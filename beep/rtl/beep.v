==> flow/design.v <==
module beep
#(
	parameter CNT_MAX = 25'd24_999_999,
	parameter DO = 18'd190839,
	parameter RE = 18'd170067,
	parameter MI = 18'd151515,
	parameter FA = 18'd143266,
	parameter SO = 18'd127551,
	parameter LA = 18'd113636,
	parameter XI = 18'd101214
)
(
	input wire rst,
	input wire clk,
	output reg beep
);
reg [24:0] 			cnt				;
reg [2:0]  			cnt_500ms		;
reg [17:0]			freq_cnt			;
reg [17:0]			freq_data		;
wire [16:0]		duty_data			;
always@(posedge clk or negedge rst)
	if(rst == 1'b0)
		cnt <= 25'd0;
	else if(CNT_MAX == cnt)
		cnt <= 25'd0;
	else
		cnt <= cnt + 1'b1;
always@(posedge clk or negedge rst)
	if(rst == 1'b0)
		cnt_500ms <= 3'd0;
	else if((3'd6 == cnt_500ms) && (CNT_MAX == cnt))
		cnt_500ms <= 3'd0;
	else if(CNT_MAX == cnt)
		cnt_500ms <= 1'b1 + cnt_500ms;
	else
		cnt_500ms <= cnt_500ms;
always@(posedge clk or negedge rst)
	if(rst == 1'b0)
		freq_cnt <= 3'd0;
	else if((freq_data == freq_cnt) || (CNT_MAX == cnt))
		freq_cnt <= 18'd0;
	else 
		freq_cnt <= freq_cnt + 18'b1;
always@(posedge clk or negedge rst)
	if(rst == 1'b0)
		freq_data <= DO;
	else 
		case(cnt_500ms)
			3'd0:freq_data <= DO;
			3'd1:freq_data <= RE;
			3'd2:freq_data <= MI;
			3'd3:freq_data <= FA;
			3'd4:freq_data <= SO;
			3'd5:freq_data <= LA;
			3'd6:freq_data <= XI;
			default:freq_data <= DO;
		endcase
assign duty_data = freq_data >> 1;
always@(posedge clk or negedge rst)
	if(rst == 1'b0)
		beep <= 1'b0;
	else if(freq_cnt >= duty_data)
		beep <= 1'b1;
	else
		beep <= 1'b0;
endmodule 
Step by step through the tools: beep

The steps from the RTL of beep to its reports follow in flow order.
Lines are those of the file above, counted from 1.
A cell with n/a has no value.

Top module: beep
Clock: clk
Library: sky130hd
Library corner: tt_025C_1v80

Word-level counts

Yosys after proc, flatten, opt, wreduce and memory -nomap, before mapping. Memory bits, and registers merged into a memory's read port (data or address), are not among the register bits. Print and check cells are not counted.

Cells after elaboration: 27
Flip-flop bits (word level): 65
Output and inout port bits: 1
Input bits: 2

Mux-type cells: 6
Eq/ne operators: 9
Reductions and logical operators: 3
$lt $le $gt $ge: 1
$add $sub $neg: 3

Operators with widths:

| operator                               | number |
| parallel mux 18 bit (select 6 bit)     | 1 |
| adder 25 x 1 -> 25 bit with constant B | 1 |
| == test 25 bit with constant A         | 1 |
| 2-to-1 mux 25 bit                      | 1 |
| adder 18 x 1 -> 18 bit with constant B | 1 |
| >= comparator 18 x 17 -> 1 bit         | 1 |
| == test 18 bit                         | 1 |
| 2-to-1 mux 18 bit                      | 1 |
| == test 3 bit with constant B          | 3 |
| == test 3 x 2 -> 1 bit with constant B | 2 |
| 2-to-1 mux 3 bit                       | 2 |
| adder 1 x 3 -> 3 bit with constant A   | 1 |
| == test 3 x 1 -> 1 bit with constant B | 1 |
| == test 3 bit with constant A          | 1 |
| nonzero test 2 bit                     | 1 |
| logical AND 1 bit                      | 1 |
| logical OR 1 bit                       | 1 |
| 2-to-1 mux 1 bit                       | 1 |

Depth

Depth = most cells in a row (Yosys ltp): at word level without a register or memory, in the mapped netlist without a sequential cell, where the memories' decode and read muxes count.

Word-level depth: 3
ABC_AREA: 0
Mapped depth: 8
Depth with buffers taken out: 7

Synthesis result

Yosys stat after the flow's synthesis: flattened, memories mapped to cells. It holds for the ABC_AREA given above (unset counts as 0); a run with the other value may have another netlist.

Cells by type:

| type                      | number | area in all (um^2) |
| sky130_fd_sc_hd__dfrtp_1  | 53     | 1.33E+03 |
| sky130_fd_sc_hd__ha_1     | 24     | 300.288 |
| sky130_fd_sc_hd__xor2_1   | 34     | 297.786 |
| sky130_fd_sc_hd__dfstp_2  | 11     | 289.027 |
| sky130_fd_sc_hd__nor2_1   | 48     | 180.173 |
| sky130_fd_sc_hd__xnor2_1  | 18     | 157.651 |
| sky130_fd_sc_hd__nand3_1  | 21     | 105.101 |
| sky130_fd_sc_hd__nand2_1  | 27     | 101.347 |
| sky130_fd_sc_hd__inv_1    | 25     | 93.84 |
| sky130_fd_sc_hd__nand4_1  | 13     | 81.328 |
| sky130_fd_sc_hd__and3_1   | 11     | 68.816 |
| sky130_fd_sc_hd__nor4_1   | 7      | 43.792 |
| sky130_fd_sc_hd__o21ai_0  | 8      | 40.038 |
| sky130_fd_sc_hd__nand2b_1 | 6      | 37.536 |
| sky130_fd_sc_hd__a21o_1   | 4      | 30.029 |
| sky130_fd_sc_hd__a21oi_1  | 6      | 30.029 |
| sky130_fd_sc_hd__nand3b_1 | 4      | 30.029 |
| sky130_fd_sc_hd__nor3_1   | 6      | 30.029 |

Not listed: further types 23, cells in them 35.

Sequential area: 1615.3 um^2
Flip-flops: 64
Standard cells after synthesis: 361
Buffer cells: 8
Synthesis area: 3502.1 um^2

Path before layout

Source: OpenSTA report_checks on the synthesized netlist (no wires, ideal clock, input and output delay 20% of the period each), path of least setup slack; recovery checks are left aside. Register names are those of the netlist, which keeps one name where synthesis merged equal registers.

Path kind: flip-flop to flip-flop
Start: reg cnt[9]
End: reg freq_cnt[0]
Arrival: 1.590 ns
Launch time at the first pin: 0.000 ns
Clock period: 2.04 ns
Driving pins on the path: 7
Library setup time: 0.128 ns
Path delay: 1.718 ns
Slack: 0.322 ns
Buffers on the path: 1
Data required time: 1.912 ns
Synthesis period reached: 1.718 ns

"path delay" is the arrival time less input delay plus setup time.
"driving pins on the path": output pins that drive a net of the path, with the launching flip-flop's if there is one; two outputs of one cell count as two.
"synthesis period reached" is the clock period less the worst setup slack; recovery checks do not enter. This is arithmetic on one report: input and output delays are still those of the set period (20% each).
Between the ends stands the longest chain of elaborated cells between them, by number of cells; it is not shown to be the way that was timed. Of several equally long chains one is given.
Each line given opens the expression or statement behind the cell; cells for indexed reads and writes are added by Yosys, which also makes memories of some case tables.
A register here has more assigning lines than the two given.

Cell sequence: sky130_fd_sc_hd__dfrtp_1 -> sky130_fd_sc_hd__or4_1 -> sky130_fd_sc_hd__nor4_1 -> sky130_fd_sc_hd__nand3_1 -> sky130_fd_sc_hd__o21ai_2 -> sky130_fd_sc_hd__buf_6 -> sky130_fd_sc_hd__nor2_1
Cells in the longest elaborated chain: 3
Elaborated cells between the ends (all ways): 3
Classes of those cells: 1 x eq/ne; 1 x mux; 1 x reduce/logical

RTL lines, path after synthesis:

| what               | RTL line | text |
| start: declaration | 17       | `reg [24:0] cnt ;` |
| start: assignment  | 24       | `cnt <= 25'd0;` |
| start: assignment  | 28       | `cnt <= cnt + 1'b1;` |
| == test 25 bit     | 41       | `else if((freq_data == freq_cnt) \|\| (CNT_MAX == cnt))` |
| logical OR 1 bit   | 41       |  |
| 2-to-1 mux 18 bit  | 41       |  |
| end: assignment    | 40       | `freq_cnt <= 3'd0;` |
| end: assignment    | 44       | `freq_cnt <= freq_cnt + 18'b1;` |
| end: declaration   | 19       | `reg [17:0] freq_cnt ;` |

Worst path after layout

From the final timing report of run 1: the path of least setup slack in the routed layout; clock arrival at registers is part of the times.

Path kind: flip-flop to flip-flop
Start: reg cnt[9]
End: reg freq_cnt[15]
Driving pins on the path: 7
Slack: -0.05 ns
Library setup time: 0.11 ns
Launch time at the first pin: 0.32 ns
Buffers on the path: 1
Arrival: 2.21 ns
Clock period: 1.95 ns
Data required time: 2.16 ns

Between the ends stands the longest chain of elaborated cells between them, by number of cells; it is not shown to be the way that was timed. Of several equally long chains one is given.
A register here has more assigning lines than the two given.

Cell sequence: sky130_fd_sc_hd__dfrtp_1 -> sky130_fd_sc_hd__or4_1 -> sky130_fd_sc_hd__nor4_1 -> sky130_fd_sc_hd__nand3_1 -> sky130_fd_sc_hd__o21ai_4 -> sky130_fd_sc_hd__buf_6 -> sky130_fd_sc_hd__nor2_1
Cells in the longest elaborated chain: 3
Elaborated cells between the ends (all ways): 3
Classes of those cells: 1 x eq/ne; 1 x mux; 1 x reduce/logical

RTL lines, path post-layout:

| what               | RTL line | text |
| start: declaration | 17       | `reg [24:0] cnt ;` |
| start: assignment  | 24       | `cnt <= 25'd0;` |
| start: assignment  | 28       | `cnt <= cnt + 1'b1;` |
| == test 25 bit     | 41       | `else if((freq_data == freq_cnt) \|\| (CNT_MAX == cnt))` |
| logical OR 1 bit   | 41       |  |
| 2-to-1 mux 18 bit  | 41       |  |
| end: assignment    | 40       | `freq_cnt <= 3'd0;` |
| end: assignment    | 44       | `freq_cnt <= freq_cnt + 18'b1;` |
| end: declaration   | 19       | `reg [17:0] freq_cnt ;` |

Subject: flow runs of beep

Hi,

Below are 2 stored runs of the flow (Yosys, OpenROAD; platform sky130hd) on beep, each with its settings and what was measured, unordered. Constraints: input delay and output delay 20% of the set period each, output load 0.01 pF.
"achieved clock period" is the run's clock period less its worst setup slack. It is reckoned from that one timing run; input and output delays stay at 20% of the period that was set.
"time used up by the worst setup path" means the part of the period allowed to the worst setup path (the constraints hold back 20% at inputs and 20% at outputs) less its slack; where the path has registers, the arrival times of their clocks count too.
"total power after layout": no workload was simulated; the value follows from the tool's default switching activity.
A setting shown as n/a is not set for that run.

| name                                      | run 1                  | run 2                  |
| period_ns                                 | 1.95                   | 1.21                   |
| CORE_UTILIZATION                          | 18                     | 24                     |
| SETUP_SLACK_MARGIN                        | -0.18                  | n/a                    |
| PLACE_DENSITY_LB_ADDON                    | 0.29                   | 0.21                   |
| CORE_MARGIN                               | 9                      | 2                      |
| GPL_TIMING_DRIVEN                         | 0                      | 0                      |
| CTS_CLUSTER_DIAMETER                      | 318                    | n/a                    |
| CAP_MARGIN                                | 5                      | 20                     |
| SLEW_MARGIN                               | 20                     | 20                     |
| CORE_ASPECT_RATIO                         | n/a                    | 0.94                   |
| CELL_PAD_IN_SITES_DETAIL_PLACEMENT        | n/a                    | 0                      |
| GPL_ROUTABILITY_DRIVEN                    | n/a                    | 1                      |
| MIN_ROUTING_LAYER                         | n/a                    | met1                   |
| smallest setup slack (ns)                 | -0.054                 | -0.632                 |
| final design utilization                  | 0.225                  | 0.351                  |
| achieved clock period (ns)                | 2.004                  | 1.842                  |
| time used up by the worst setup path (ns) | 2.00                   | 1.84                   |
| kind of the worst setup path              | flip-flop to flip-flop | flip-flop to flip-flop |
| cell area after synthesis (um^2)          | 3502.1                 | 3502.1                 |
| die outline area (um^2)                   | 24801.5                | 15574.8                |
| total power after layout (mW)             | 3.117                  | 5.071                  |
| standard-cell area after routing (um^2)   | 4244.1                 | 4986.0                 |
| setup total negative slack (ns)           | -0.581                 | -23.195                |

Regards
